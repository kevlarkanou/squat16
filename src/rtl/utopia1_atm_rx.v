==> flow/design.v <==
module utopia1_atm_rx(
                       clk            ,
					   rst_n          ,
                       soc            ,
					   data           ,
					   clav           ,
					   en             ,
					   rxreq          ,
					   rxack          ,
					   uni_GFC        ,
					   uni_VPI        ,
					   uni_VCI        ,
					   uni_CLP        ,
					   uni_PT         ,
					   uni_HEC        ,
					   uni_Payload
                      );
input                  clk                ;
input                  rst_n              ;
input                  soc                ;
input      [7:0]       data               ;
input                  clav               ;
output                 en                 ;
output                 rxreq              ;
input                  rxack              ;
output     [3:0]       uni_GFC            ;
output     [7:0]       uni_VPI            ;
output     [15:0]      uni_VCI            ;
output                 uni_CLP            ;
output     [2:0]       uni_PT             ;
output     [7:0]       uni_HEC            ;
output     [8*48-1:0]  uni_Payload        ;
reg        [3:0]       uni_GFC            ;
reg        [7:0]       uni_VPI            ;
reg        [15:0]      uni_VCI            ;
reg                    uni_CLP            ;
reg        [2:0]       uni_PT             ;
reg        [7:0]       uni_HEC            ;
reg        [8*48-1:0]  uni_Payload        ;
reg        [5:0]       PayloadIndex   ;
parameter              reset      = 4'h0   ,
                       soc_frm    = 4'h1   ,
					   vpi_vci    = 4'h2   ,
					   vci        = 4'h3   ,
					   vci_clp_pt = 4'h4   ,
					   hec        = 4'h5   ,
					   payload    = 4'h6   ,
					   req        = 4'h7   ,
					   ack        = 4'h8   ;
reg    [3:0]           UtopiaStatus ;
reg                    rxreq        ;
reg                    en           ;
  always @(posedge clk, negedge rst_n)
    if (~rst_n) begin
      rxreq          <= 0;
      en             <= 0;
      UtopiaStatus   <= reset;
    end
    else begin
      case (UtopiaStatus)
        reset       :  begin
                          rxreq         <= 0    ;
                          UtopiaStatus  <= soc_frm  ;
                          en            <= 1    ;
                       end
        soc_frm         :  if (soc && clav) begin
                          {uni_GFC,
                           uni_VPI[7:4]} <= data;
                           UtopiaStatus  <= vpi_vci;
                       end
        vpi_vci     :  if (clav) begin
                          {uni_VPI[3:0],
                           uni_VCI[15:12]} <= data;
                           UtopiaStatus    <= vci;
                       end
        vci         :  if (clav) begin
                          uni_VCI[11:4]    <= data;
                          UtopiaStatus     <= vci_clp_pt;
                       end
        vci_clp_pt  : if (clav) begin
                         {uni_VCI[3:0], uni_CLP,
                          uni_PT}          <= data    ;
                          UtopiaStatus     <= hec     ;
                      end
        hec         : if (clav) begin
                          uni_HEC          <= data    ;
                          UtopiaStatus     <= payload ; 
                          PayloadIndex     <= 0       ;  
                      end
        payload     : if (clav) begin
                          uni_Payload <= {data,uni_Payload[48*8-1:8]};
                          if (PayloadIndex==47) begin
                              UtopiaStatus <= req;
                              en <= 0;
                          end
                          PayloadIndex <= PayloadIndex + 1;
                      end
        req         : begin
                         UtopiaStatus <= ack   ;
			             rxreq        <= 1     ;
	                  end
        ack         : if(rxack) begin
		                 UtopiaStatus <= reset ; 
				 rxreq        <= 0     ;        
                                 en        <= 1     ;
		       end	 
        default     : UtopiaStatus <= reset;
      endcase
    end
endmodule					  
Step by step through the tools: utopia1_atm_rx --
The steps from the RTL of utopia1_atm_rx to its reports follow in flow order. Lines are those of the file above, counted from 1. Operators: Yosys type, input widths -> output width; for muxes data width and select width s. Library cell names are shortened. The mark -- stands for no value.
Inputs: top module utopia1_atm_rx, clock input clk, cell library sky130hd, timing corner tt_025C_1v80

Elaborated design --
Yosys after proc, flatten, opt, wreduce and memory -nomap, before mapping. Memory bits, and registers merged into a memory's read port (data or address), are not among the register bits. Print and check cells are not counted. Equal cells are merged and count once.
Storage and ports: register bits after elaboration 436, input port bits 13
Operators by class: reductions and logical operators 15, eq/ne operators 17, $add $sub $neg 1, mux-type cells 18
Operators with widths (number):
- $pmux 4 s9 | 1
- $mux 4 | 8
- $reduce_and 3->1 | 6
- $ne 2x2->1 const B | 8
- $eq 4x3->1 const B | 4
- $pmux 6 s2 | 1
- $mux 6 | 2
- $eq 4x2->1 const B | 2
- $reduce_and 4->1 | 2
- $reduce_and 8->1 | 1
- $reduce_bool 3->1 | 2
- $add 6x1->6 const B | 1
- $eq 6x6->1 const B | 1
- $pmux 1 s3 | 2
- $eq 4x1->1 const B | 1
- $eq 4x4->1 const B | 1
- $logic_not 4->1 | 1
- $mux 1 | 4
- $reduce_and 2->1 | 1
- $reduce_bool 2->1 | 1
- $logic_and 1x1->1 | 1

Depth --
Yosys ltp: most cells in a row. Word level: on the elaborated netlist, between registers, memories and ports. Mapped: between sequential cells and ports; inverters and the memories' decode and read muxes count.
Depth: depth after elaboration 4, ABC_AREA 0, depth in mapped cells 4

Netlist --
Yosys stat after the flow's synthesis: flattened, memories mapped to cells. It holds for the ABC_AREA given above (unset counts as 0); a run with the other value may have another netlist.
Mapped netlist: chip area (Yosys) 0.0135004 mm2, standard cells after synthesis 496, mapped flip-flops 441
Cell types (number):
- edfxtp_1 | 430
- dfrtp_1 | 10
- nand2_1 | 10
- nor2_1 | 10
- mux2_2 | 3
- dfstp_2 | 1
- and3_1 | 3
- o221ai_1 | 2
- xor2_1 | 2
- a21oi_1 | 3
- inv_1 | 4
- nand3_1 | 3
- o21ai_0 | 3
- ha_1 | 1
- mux2i_1 | 1
- nand3_2 | 1
- xnor2_1 | 1
- a21o_1 | 1
Not listed: further types 7, cells in them 7.

Worst setup path after synthesis --
OpenSTA on the mapped netlist: ideal clock, no wires. The path of least setup slack (recovery checks aside). Input and output delay are each 20% of the period. Register names are those of the netlist, which keeps one name where synthesis merged equal registers.
Timing post-synthesis: path type input port to flip-flop, start point input port clav, end point register uni_Payload[0], library setup time 1138 ps, path buffers 1, data required time 19562 ps, clock period 20700 ps, data arrival time 20302 ps, slack -740 ps, driving pins on the path 3, delay of the path 17300 ps, input delay 4140 ps, period reached after synthesis 21440 ps
"delay of the path" = arrival - input delay + setup time. "driving pins on the path": output pins that drive a net of the path, with the launching flip-flop's if there is one; two outputs of one cell count as two. "period reached after synthesis" is the clock period less the worst setup slack; recovery checks do not enter. This is arithmetic on one report: input and output delays are still those of the set period (20% each). The rows between start and end are the longest chain of elaborated cells between them; the timing report does not say that the signal goes this way. Where chains are equally long, one stands for them. Each line given opens the expression or statement behind the cell; cells for indexed reads and writes are added by Yosys, which also makes memories of some case tables.
Between the ends, post-synthesis: cell sequence buf_2 -> nand2_1 -> nor2_1, cells in the longest elaborated chain 1
Ends and longest elaborated chain, post-synthesis:
- from (decl) | line 22 | input                  clav               ;
- $reduce_and 3->1
- to (assign) | line 91 | uni_Payload <= {data,uni_Payload[48*8-1:8]};
- to (decl) | line 32 | output     [8*48-1:0]  uni_Payload        ;

Path in the finished layout --
From the final timing report of job 1: the path of least setup slack in the routed layout; clock arrival at registers is part of the times. The report prints the path's times to 10 ps; the period is as set.
Timing after layout: path type input port to flip-flop, start point input port rst_n, end point register uni_Payload[62], driving pins on the path 6, slack 9760 ps, path buffers 4, library setup time 380 ps, data required time 17380 ps, clock period 17200 ps, data arrival time 7610 ps, input delay 3440 ps
The rows between start and end are the longest chain of elaborated cells between them; the timing report does not say that the signal goes this way. Where chains are equally long, one stands for them.
Between the ends, after layout: cell sequence clkdlybuf4s50_1 -> nand2_1 -> nor2_4 -> buf_4 -> buf_6 -> buf_4, cells in the longest elaborated chain 1
Ends and longest elaborated chain, after layout:
- from (decl) | line 19 | input                  rst_n              ;
- $reduce_and 3->1
- to (assign) | line 91 | uni_Payload <= {data,uni_Payload[48*8-1:8]};
- to (decl) | line 32 | output     [8*48-1:0]  uni_Payload        ;

--- measured runs ---
utopia1_atm_rx through Yosys and OpenROAD on sky130hd: 2 stored runs, unordered, with their settings and measured results. The constraints put input and output delay at 20% of the set period each and load the outputs with 0.01 pF.
By "allowed time less slack (worst setup path)" is meant the share of the clock period that the worst setup path is allowed (20% is reserved at inputs, 20% at outputs), minus its slack. Clock arrival times at its registers enter into it.
"total power of the final layout": no workload was simulated; the value follows from the tool's default switching activity.
"allowed time less slack (worst setup path)" is given in steps of 10 ps.

* Job 1 | settings: period_ns 17.2; CORE_UTILIZATION 33; SETUP_SLACK_MARGIN 3.11; PLACE_DENSITY_LB_ADDON 0.12; CORE_MARGIN 3; CAP_MARGIN 10; SLEW_MARGIN 25; MAX_ROUTING_LAYER met5 | results: allowed time less slack (worst setup path) 4000 ps; critical path type input port to flip-flop; die area 0.0433743 mm2; synthesis area 0.0135004 mm2; area of the standard cells in the finished layout 0.0199867 mm2; utilization after routing 49.8 %; worst setup slack after layout 9765 ps; smallest hold slack 440 ps; total power of the final layout 0.002501 W
* Job 2 | settings: period_ns 24.8; CAP_MARGIN 20; CORE_MARGIN 2; CORE_UTILIZATION 40; SLEW_MARGIN 20 | results: allowed time less slack (worst setup path) 2210 ps; critical path type input port to flip-flop; die area 0.0352369 mm2; synthesis area 0.0135004 mm2; area of the standard cells in the finished layout 0.0199854 mm2; utilization after routing 59.9 %; worst setup slack after layout 17628 ps; smallest hold slack 442 ps; total power of the final layout 0.001763 W
--- end ---
